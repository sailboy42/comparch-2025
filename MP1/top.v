==> flow/design.v <==
module top(
    input  wire clk,        
    output wire RGB_R,       
    output wire RGB_G,       
    output wire RGB_B        
);
    localparam CLOCK_FREQ = 12_000_000;
    reg [23:0] counter_reg = 24'd0;
    reg [2:0] hue_index = 3'd0;
    always @(posedge clk) begin
        if (counter_reg < (CLOCK_FREQ - 1)) begin
            counter_reg <= counter_reg + 1'b1;
        end else begin
            counter_reg <= 24'd0;
            if (hue_index == 3'd5)
                hue_index <= 3'd0;
            else
                hue_index <= hue_index + 1'b1;
        end
    end
    reg rgb_r;
    reg rgb_g;
    reg rgb_b;
    always @(*) begin
        case (hue_index)
            3'd0: {rgb_r, rgb_g, rgb_b} = 3'b100;  
            3'd1: {rgb_r, rgb_g, rgb_b} = 3'b110;  
            3'd2: {rgb_r, rgb_g, rgb_b} = 3'b010;  
            3'd3: {rgb_r, rgb_g, rgb_b} = 3'b011;  
            3'd4: {rgb_r, rgb_g, rgb_b} = 3'b001;  
            3'd5: {rgb_r, rgb_g, rgb_b} = 3'b101;  
            default: {rgb_r, rgb_g, rgb_b} = 3'b000;  
        endcase
    end
    assign RGB_R = ~rgb_r;
    assign RGB_G = ~rgb_g;
    assign RGB_B = ~rgb_b;
endmodule
== Reports on top ==
What the tools print for top, step after step.
Lines are those of the file above, counted from 1.
Operators: Yosys type, input widths -> output width; for muxes data width and select width s.
A cell with - has no value.

* Design top: top
* Clock input: clk
* Standard-cell library: sky130hd
* Library corner: tt_025C_1v80

== Elaborated design ==
Yosys after proc, flatten, opt, wreduce and memory -nomap, before mapping. Enables and synchronous resets that opt folds into registers are not counted as muxes. Memory bits, and registers merged into a memory's read port (data or address), are not among the register bits. Print and check cells are not counted. Equal cells are merged and count once.

* Register bits after elaboration: 27
* Output and inout bits: 3
* Word-level cells: 15

* Add/sub/neg operators: 2
* $lt $le $gt $ge: 1
* Eq/ne operators: 5
* Multiplexer cells: 1
* Bitwise logic cells: 3
* Reduce/logical cells: 1

{| class="wikitable"
|+ Operators by type and width
! operator !! count
|-
| $add 24x1->24 const B || 1
|-
| $lt 24x24->1 const B || 1
|-
| $pmux 3 s6 || 1
|-
| $eq 3x2->1 const B || 2
|-
| $eq 3x3->1 const B || 2
|-
| $not 1->1 || 3
|-
| $add 3x1->3 const B || 1
|-
| $eq 3x1->1 const B || 1
|-
| $logic_not 3->1 || 1
|}

== Logic depth ==
Yosys ltp: most cells in a row. Word level: on the elaborated netlist, between registers, memories and ports. Mapped: between sequential cells and ports; inverters and the memories' decode and read muxes count.

* Word-level depth: 3
* ABC_AREA: 0
* Mapped depth: 7
* Gate-level depth less buffers: 5

== Mapped cells and area ==
The flow's flattened synthesis, as Yosys stat reports it; memories are mapped. The netlist is that of the ABC_AREA named above (0 if unset); the other value can give another one.

* Cells in the netlist: 155
* Cell area after synthesis: 1,365.1 µm²
* Mapped flip-flops: 27

{| class="wikitable"
|+ Cells by type
! cell !! count
|-
| sky130_fd_sc_hd__dfxtp_1 || 24
|-
| sky130_fd_sc_hd__edfxtp_1 || 3
|-
| sky130_fd_sc_hd__xnor2_1 || 10
|-
| sky130_fd_sc_hd__a211oi_1 || 10
|-
| sky130_fd_sc_hd__ha_1 || 6
|-
| sky130_fd_sc_hd__nor3_1 || 14
|-
| sky130_fd_sc_hd__or4_1 || 6
|-
| sky130_fd_sc_hd__nor2_1 || 10
|-
| sky130_fd_sc_hd__nand3_1 || 7
|-
| sky130_fd_sc_hd__o21ai_0 || 7
|-
| sky130_fd_sc_hd__inv_1 || 9
|-
| sky130_fd_sc_hd__nand2_1 || 8
|-
| sky130_fd_sc_hd__and4_1 || 3
|-
| sky130_fd_sc_hd__nor4_1 || 4
|-
| sky130_fd_sc_hd__o31ai_1 || 3
|-
| sky130_fd_sc_hd__or3_2 || 3
|-
| sky130_fd_sc_hd__a21oi_1 || 4
|-
| sky130_fd_sc_hd__clkbuf_1 || 5
|}

Other cell types: 12; their cells: 19.

== Path before layout ==
OpenSTA on the mapped netlist: ideal clock, no wires. The path of least setup slack (recovery checks aside). Input and output delay are each 20% of the period. Register names are those of the netlist, which keeps one name where synthesis merged equal registers.

* Path kind: register to register
* From: reg counter_reg[0]
* To: reg counter_reg[22]
* Period: 2.0 ns
* Setup time: 0.086 ns
* Arrival time: 2.046 ns
* Data required time: 1.914 ns
* Setup slack: -0.132 ns
* Delay of the path: 2.132 ns
* Stages on the path: 7
* Period reached after synthesis: 2.132 ns

"delay of the path" is the arrival time less input delay plus setup time.
"stages on the path" counts driving pins, that of a launching flip-flop among them; a cell with two outputs on the path counts twice.
"period reached after synthesis" = period - worst setup slack (recovery checks aside). The figure is calculated, with input and output delays left at 20% of the set period.
The rows between start and end are the longest chain of elaborated cells between them; the timing report does not say that the signal goes this way. Where chains are equally long, one stands for them.
A line is the first line of the expression or statement that the cell stems from. Yosys adds cells for indexed reads and writes and turns some case tables into memories.

* Cell sequence: sky130_fd_sc_hd__dfxtp_1 > sky130_fd_sc_hd__ha_1 > sky130_fd_sc_hd__nand4_2 > sky130_fd_sc_hd__or4_1 > sky130_fd_sc_hd__buf_2 > sky130_fd_sc_hd__or4_1 > sky130_fd_sc_hd__a211oi_1
* Cells in the longest elaborated chain: 1
* Elaborated cells on any way between the ends: 2
* Source lines of those cells: 2
* Those cells by class: add/sub: 1; compare: 1

{| class="wikitable"
|+ Ends and longest elaborated chain, after synthesis
! what !! RTL line !! text
|-
| from (decl) || 8 || <nowiki>reg [23:0] counter_reg = 24'd0;</nowiki>
|-
| from (assign) || 12 || <nowiki>counter_reg <= counter_reg + 1'b1;</nowiki>
|-
| from (assign) || 14 || <nowiki>counter_reg <= 24'd0;</nowiki>
|-
| $add 24x1->24 || 12 ||
|-
| to (assign) || 12 ||
|-
| to (assign) || 14 ||
|-
| to (decl) || 8 ||
|}

== Worst path after layout ==
From the final timing report of run A: the path of least setup slack in the routed layout; clock arrival at registers is part of the times.

* Path kind: register to output
* From: reg hue_index[0]
* To: out RGB_B
* Period: 3.46 ns
* External output delay: 0.69 ns
* Arrival time: 1.86 ns
* Data required time: 2.77 ns
* Setup slack: 0.91 ns
* Stages on the path: 5

The rows between start and end are the longest chain of elaborated cells between them; the timing report does not say that the signal goes this way. Where chains are equally long, one stands for them.

* Cell sequence: sky130_fd_sc_hd__edfxtp_1 > sky130_fd_sc_hd__ha_1 > sky130_fd_sc_hd__ha_1 > sky130_fd_sc_hd__nor2_1 > sky130_fd_sc_hd__clkdlybuf4s50_1
* Cells in the longest elaborated chain: 3
* Elaborated cells on any way between the ends: 8
* Those cells by class: eq/ne: 5; mux: 1; logic: 1; reduce/logical: 1

{| class="wikitable"
|+ Ends and longest elaborated chain, after layout
! what !! RTL line !! text
|-
| from (decl) || 9 || <nowiki>reg [2:0] hue_index = 3'd0;</nowiki>
|-
| from (assign) || 16 || <nowiki>hue_index <= 3'd0;</nowiki>
|-
| from (assign) || 18 || <nowiki>hue_index <= hue_index + 1'b1;</nowiki>
|-
| $eq 3x3->1 || 25 || <nowiki>case (hue_index)</nowiki>
|-
| $pmux 3 s6 || 25 ||
|-
| $not 1->1 || 37 || <nowiki>assign RGB_B = ~rgb_b;</nowiki>
|-
| to (decl) || 5 || <nowiki>output wire RGB_B</nowiki>
|}

## Implementation results

Top module top; platform sky130hd; tools Yosys and OpenROAD; 2 stored runs in no particular order. Input and output delays are each 20% of the period that was set; the output load is 0.01 pF.
"time on the worst setup path" means the part of the period allowed to the worst setup path (the constraints hold back 20% at inputs and 20% at outputs) less its slack; where the path has registers, the arrival times of their clocks count too.

=== Run A ===
{| class="wikitable"
! Setting !! Value
|-
| period_ns || 3.46
|-
| CAP_MARGIN || 20
|-
| CORE_MARGIN || 2
|-
| CORE_UTILIZATION || 40
|-
| SLEW_MARGIN || 20
|-
! Result !! Value
|-
| Final design utilization || 0.444
|-
| Worst setup slack after layout || 0.906 ns
|-
| Time on the worst setup path || 1.86 ns
|-
| Worst path kind || register to output
|-
| Post-route setup TNS || 0.000 ns
|-
| Die area || 3,895.6 µm²
|-
| Worst hold slack in the final report || 0.500 ns
|-
| Chip area in the Yosys report || 1,365.1 µm²
|}

=== Run B ===
{| class="wikitable"
! Setting !! Value
|-
| period_ns || 2.07
|-
| CORE_UTILIZATION || 17
|-
| PLACE_DENSITY || 0.47
|-
| CELL_PAD_IN_SITES_GLOBAL_PLACEMENT || 3
|-
| CELL_PAD_IN_SITES_DETAIL_PLACEMENT || 2
|-
| TNS_END_PERCENT || 15
|-
| GPL_TIMING_DRIVEN || 0
|-
| GPL_ROUTABILITY_DRIVEN || 1
|-
| CTS_CLUSTER_DIAMETER || 220
|-
| MAX_ROUTING_LAYER || met4
|-
| CAP_MARGIN || 20
|-
| CORE_MARGIN || 2
|-
| SLEW_MARGIN || 20
|-
! Result !! Value
|-
| Final design utilization || 0.227
|-
| Worst setup slack after layout || 0.070 ns
|-
| Time on the worst setup path || 2.00 ns
|-
| Worst path kind || register to register
|-
| Post-route setup TNS || 0.000 ns
|-
| Die area || 8,762.8 µm²
|-
| Worst hold slack in the final report || 0.471 ns
|-
| Chip area in the Yosys report || 1,365.1 µm²
|}
